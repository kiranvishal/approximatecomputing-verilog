==> flow/design.v <==
`timescale 1ns / 1ps
module approx_mul(clk, reset, in_a, in_b, shift_a, shift_b, shift_A, shift_B, out_A, out_B);
input clk, reset;
input [15:0] in_a, in_b;
output [15:0] out_A, out_B;
reg [15:0] out_A, out_B;
output [4:0] shift_a, shift_b;
reg [4:0] shift_a,shift_b;
output [4:0] shift_A, shift_B;
reg [4:0] shift_A, shift_B; 
reg [4:0] shifta,shiftb;
always@(posedge clk)
	begin
	if (reset)
		begin
		out_A = 0;
		out_B = 0;
		end
	else 
	begin
		if(in_a[15] == 1'b1)
			shift_a = 5'd16;
		else if (in_a[14] == 1'b1)	
			shift_a = 5'd15;
		else if (in_a[13] == 1'b1)	
			shift_a = 5'd14;
		else if (in_a[12] == 1'b1)	
			shift_a = 5'd13;
		else if (in_a[11] == 1'b1)	
			shift_a = 5'd12;
		else if (in_a[10] == 1'b1)	
			shift_a = 5'd11;
		else if (in_a[9] == 1'b1)	
			shift_a = 5'd10;
		else if (in_a[8] == 1'b1)	
			shift_a = 5'd9;
		else if (in_a[7] == 1'b1)	
			shift_a = 5'd8;
		else if (in_a[6] == 1'b1)	
			shift_a = 5'd7;
		else if (in_a[5] == 1'b1)	
			shift_a = 5'd6;
		else if (in_a[4] == 1'b1)	
			shift_a = 5'd5;
		else if (in_a[3] == 1'b1)	
			shift_a = 5'd4;
		else if (in_a[2] == 1'b1)	
			shift_a = 5'd3;
		else if (in_a[1] == 1'b1)	
			shift_a = 5'd2;
		else if (in_a[0] == 1'b1)	
			shift_a = 5'd1;
		else
			shift_a = 5'd0;
		if(in_b[15] == 1'b1)
			shift_b = 5'd16;
		else if (in_b[14] == 1'b1)	
			shift_b = 5'd15;
		else if (in_b[13] == 1'b1)	
			shift_b = 5'd14;
		else if (in_b[12] == 1'b1)	
			shift_b = 5'd13;
		else if (in_b[11] == 1'b1)	
			shift_b = 5'd12;
		else if (in_b[10] == 1'b1)	
			shift_b = 5'd11;
		else if (in_b[9] == 1'b1)	
			shift_b = 5'd10;
		else if (in_b[8] == 1'b1)	
			shift_b = 5'd9;
		else if (in_b[7] == 1'b1)	
			shift_b = 5'd8;
		else if (in_b[6] == 1'b1)	
			shift_b = 5'd7;
		else if (in_b[5] == 1'b1)	
			shift_b = 5'd6;
		else if (in_b[4] == 1'b1)	
			shift_b = 5'd5;
		else if (in_b[3] == 1'b1)	
			shift_b = 5'd4;
		else if (in_a[2] == 1'b1)	
			shift_b = 5'd3;
		else if (in_b[1] == 1'b1)	
			shift_b = 5'd2;
		else if (in_b[0] == 1'b1)	
			shift_b = 5'd1;
		else
			shift_b = 5'd0;
		case(shift_a)
			5'd16 : shift_A = 5'd8;  
			5'd15 : shift_A = 5'd7;
			5'd14 : shift_A = 5'd6;
			5'd13 : shift_A = 5'd5;
			5'd12 : shift_A = 5'd4;
			5'd11 : shift_A = 5'd3;
			5'd10 : shift_A = 5'd2;
			5'd9	: shift_A = 5'd1;
			default : shift_A = 5'd0;
		endcase
		case(shift_b)
			5'd16 : shift_B = 5'd8;  
			5'd15 : shift_B = 5'd7;
			5'd14 : shift_B = 5'd6;
			5'd13 : shift_B = 5'd5;
			5'd12 : shift_B = 5'd4;
			5'd11 : shift_B = 5'd3;
			5'd10 : shift_B = 5'd2;
			5'd9	: shift_B = 5'd1;
			default : shift_B	= 5'd0;
		endcase
	end
end
always@(posedge clk)
	begin
	if(!reset)
	shifta = shift_A-1;
	shiftb = shift_B-1;
	out_A = in_a;
	out_B = in_b;
	out_A[5:0] = 0;
	out_B[5:0] = 0;
	end
endmodule
Reports on approx_mul --
What the tools print for approx_mul, step after step. Lines are those of the file above, counted from 1. Operators: Yosys type, input widths -> output width; for muxes data width and select width s. Cell names lack the library's common part. The mark -- stands for no value.
Set-up: top module approx_mul, clock port clk, standard-cell library sky130hd, library corner tt_025C_1v80

Elaborated design --
Source: Yosys, flattened and elaborated, memories not mapped. Widths are those after wreduce. Print and check cells do not count. Yosys's memory passes give these memory sizes; they may raise the number of words (mostly to a power of two), join words into wider ones and drop unused or constant bits.
Cells by class: muxes and demuxes 34, reductions and logical operators 2
Operators by type and width (count):
- $mux 4 | 16
- $mux 3 | 8
- $mux 5 | 4
- $mux 2 | 4
- $logic_not 1->1 | 2
- $mux 1 | 2
Bit counts: bits in registers 20, bits in read-only memories 256, word width x clocked read ports 8, memories 2, input bits 34, output and inout bits 52
Memories:
- (name not given) | depth 32, bits a word 4, rd ports 1, wr ports 0, line 89 | case(shift_a)
- (name not given) | depth 32, bits a word 4, rd ports 1, wr ports 0, line 100 | case(shift_b)

Depth --
Longest topological path by Yosys (ltp), each cell counted once; first at word level (registers and memories cut), then after technology mapping (sequential cells cut; the memories' decode and read muxes count).
Depth: word-level depth 17, ABC_AREA 0, depth in mapped cells 4, mapped depth without buffers 4

Netlist --
The flow's flattened synthesis, as Yosys stat reports it; memories are mapped. The netlist is that of the ABC_AREA named above (0 if unset); the other value can give another one. Totals and module areas in this step are rounded.
Synthesis totals: standard cells after synthesis 114, chip area (Yosys) 1100 um^2, sequential area 540 um^2, flip-flops 18
Cells by type:
- edfxtp_1 | count 18, area in all 540.518 um^2
- buf_4 | count 34, area in all 255.245 um^2
- nor2_1 | count 18, area in all 67.565 um^2
- a21oi_1 | count 10, area in all 50.048 um^2
- a221oi_2 | count 2, area in all 30.029 um^2
- inv_1 | count 8, area in all 30.029 um^2
- o221ai_2 | count 2, area in all 30.029 um^2
- nor4_1 | count 4, area in all 25.024 um^2
- a311oi_1 | count 2, area in all 17.517 um^2
- o311ai_0 | count 2, area in all 17.517 um^2
- o41ai_1 | count 2, area in all 17.517 um^2
- a21o_1 | count 2, area in all 15.014 um^2
- nand2b_1 | count 2, area in all 12.512 um^2
- or3_1 | count 2, area in all 12.512 um^2
- o21ai_0 | count 2, area in all 10.01 um^2
- clkbuf_1 | count 2, area in all 7.507 um^2
- conb_1 | count 1, area in all 3.754 um^2
- inv_2 | count 1, area in all 3.754 um^2

Worst setup path after synthesis --
Source: OpenSTA report_checks on the synthesized netlist (no wires, ideal clock, input and output delay 20% of the period each), path of least setup slack; recovery checks are left aside. Register names are those of the netlist, which keeps one name where synthesis merged equal registers.
Timing path after synthesis: path kind input port to flip-flop, start input in_a[14], end register shift_A[1], clock period 1.72 ns, external input delay 0.344 ns, setup time 0.264 ns, time at the first pin 0.344 ns, arrival 0.956 ns, required time 1.456 ns, slack 0.500 ns, delay of the path 0.876 ns, stages on the path 3, synthesis period reached 1.22 ns
"delay of the path" is the arrival time less input delay plus setup time. "stages on the path": output pins that drive a net of the path, with the launching flip-flop's if there is one; two outputs of one cell count as two. "synthesis period reached" is the clock period less the worst setup slack; recovery checks do not enter. This is arithmetic on one report: input and output delays are still those of the set period (20% each). The rows between start and end are the longest chain of elaborated cells between them; the timing report does not say that the signal goes this way. Where chains are equally long, one stands for them. Each line given opens the expression or statement behind the cell; cells for indexed reads and writes are added by Yosys, which also makes memories of some case tables. A register here has more assigning lines than the two given.
Between the ends, after synthesis: cell sequence nor4_1 -> a21o_1 -> nor2_1, cells in the longest elaborated chain 3
Ends and longest elaborated chain, after synthesis:
- start: declaration | line 4 | input [15:0] in_a, in_b;
- $mux 4 | line 23 | else if (in_a[14] == 1'b1)
- $mux 5 | line 21 | if(in_a[15] == 1'b1)
- $mux 5 | line 14 | if (reset)
- end: assignment | line 90 | 5'd16 : shift_A = 5'd8;
- end: assignment | line 91 | 5'd15 : shift_A = 5'd7;
- end: declaration | line 9 | output [4:0] shift_A, shift_B;

Timing after layout --
From the final timing report of entry B: the path of least setup slack in the routed layout; clock arrival at registers is part of the times.
Timing path post-layout: path kind flip-flop to output port, start register shift_b[2], end output shift_b[2], clock period 0.785 ns, output delay 0.16 ns, time at the first pin 0.29 ns, arrival 0.82 ns, required time 0.63 ns, slack -0.19 ns, stages on the path 2
A register here has more assigning lines than the two given.
Between the ends, post-layout: cell sequence edfxtp_1 -> buf_2, cells in the longest elaborated chain 0
Ends and longest elaborated chain, post-layout:
- start: declaration | line 7 | output [4:0] shift_a, shift_b;
- start: assignment | line 56 | shift_b = 5'd16;
- start: assignment | line 58 | shift_b = 5'd15;
- end: declaration | line 7

Ticket comment

Record of 2 stored runs of the RTL-to-layout flow on approx_mul, platform sky130hd. The runs are unordered. Constraints: input delay and output delay 20% of the set period each, output load 0.01 pF.
"reached clock period" is the run's clock period less its worst setup slack. It is reckoned from that one timing run; input and output delays stay at 20% of the period that was set.
"time used up by the worst setup path" is the time allowed to the run's worst setup path (the clock period less input and output delay, where it has them) less its slack. Clock arrival times count: a late capture clock shortens it, a late launch clock lengthens it.
"total power after layout" is the tool's figure for a default switching activity; nothing was simulated.
Values from the reports are rounded here.

* Entry A | settings: period_ns 1.14; CORE_UTILIZATION 64; SETUP_SLACK_MARGIN 0.21; PLACE_DENSITY_LB_ADDON 0.17; TNS_END_PERCENT 85; ABC_AREA 0; GPL_TIMING_DRIVEN 0; GPL_ROUTABILITY_DRIVEN 0; CAP_MARGIN 35; MIN_ROUTING_LAYER met1; CORE_MARGIN 2; SLEW_MARGIN 20 | stopped before the end: placement reported FLW-0024
* Entry B | settings: period_ns 0.785; CAP_MARGIN 20; CORE_MARGIN 2; CORE_UTILIZATION 40; SLEW_MARGIN 20 | results: total power after layout 2.4 mW; reached clock period 0.973 ns; final design utilization 69%; time used up by the worst setup path 0.82 ns; worst path kind flip-flop to output port; area inside the die boundary 3300 um^2; chip area after synthesis (Yosys) 1100 um^2; setup slack of the worst path -0.19 ns
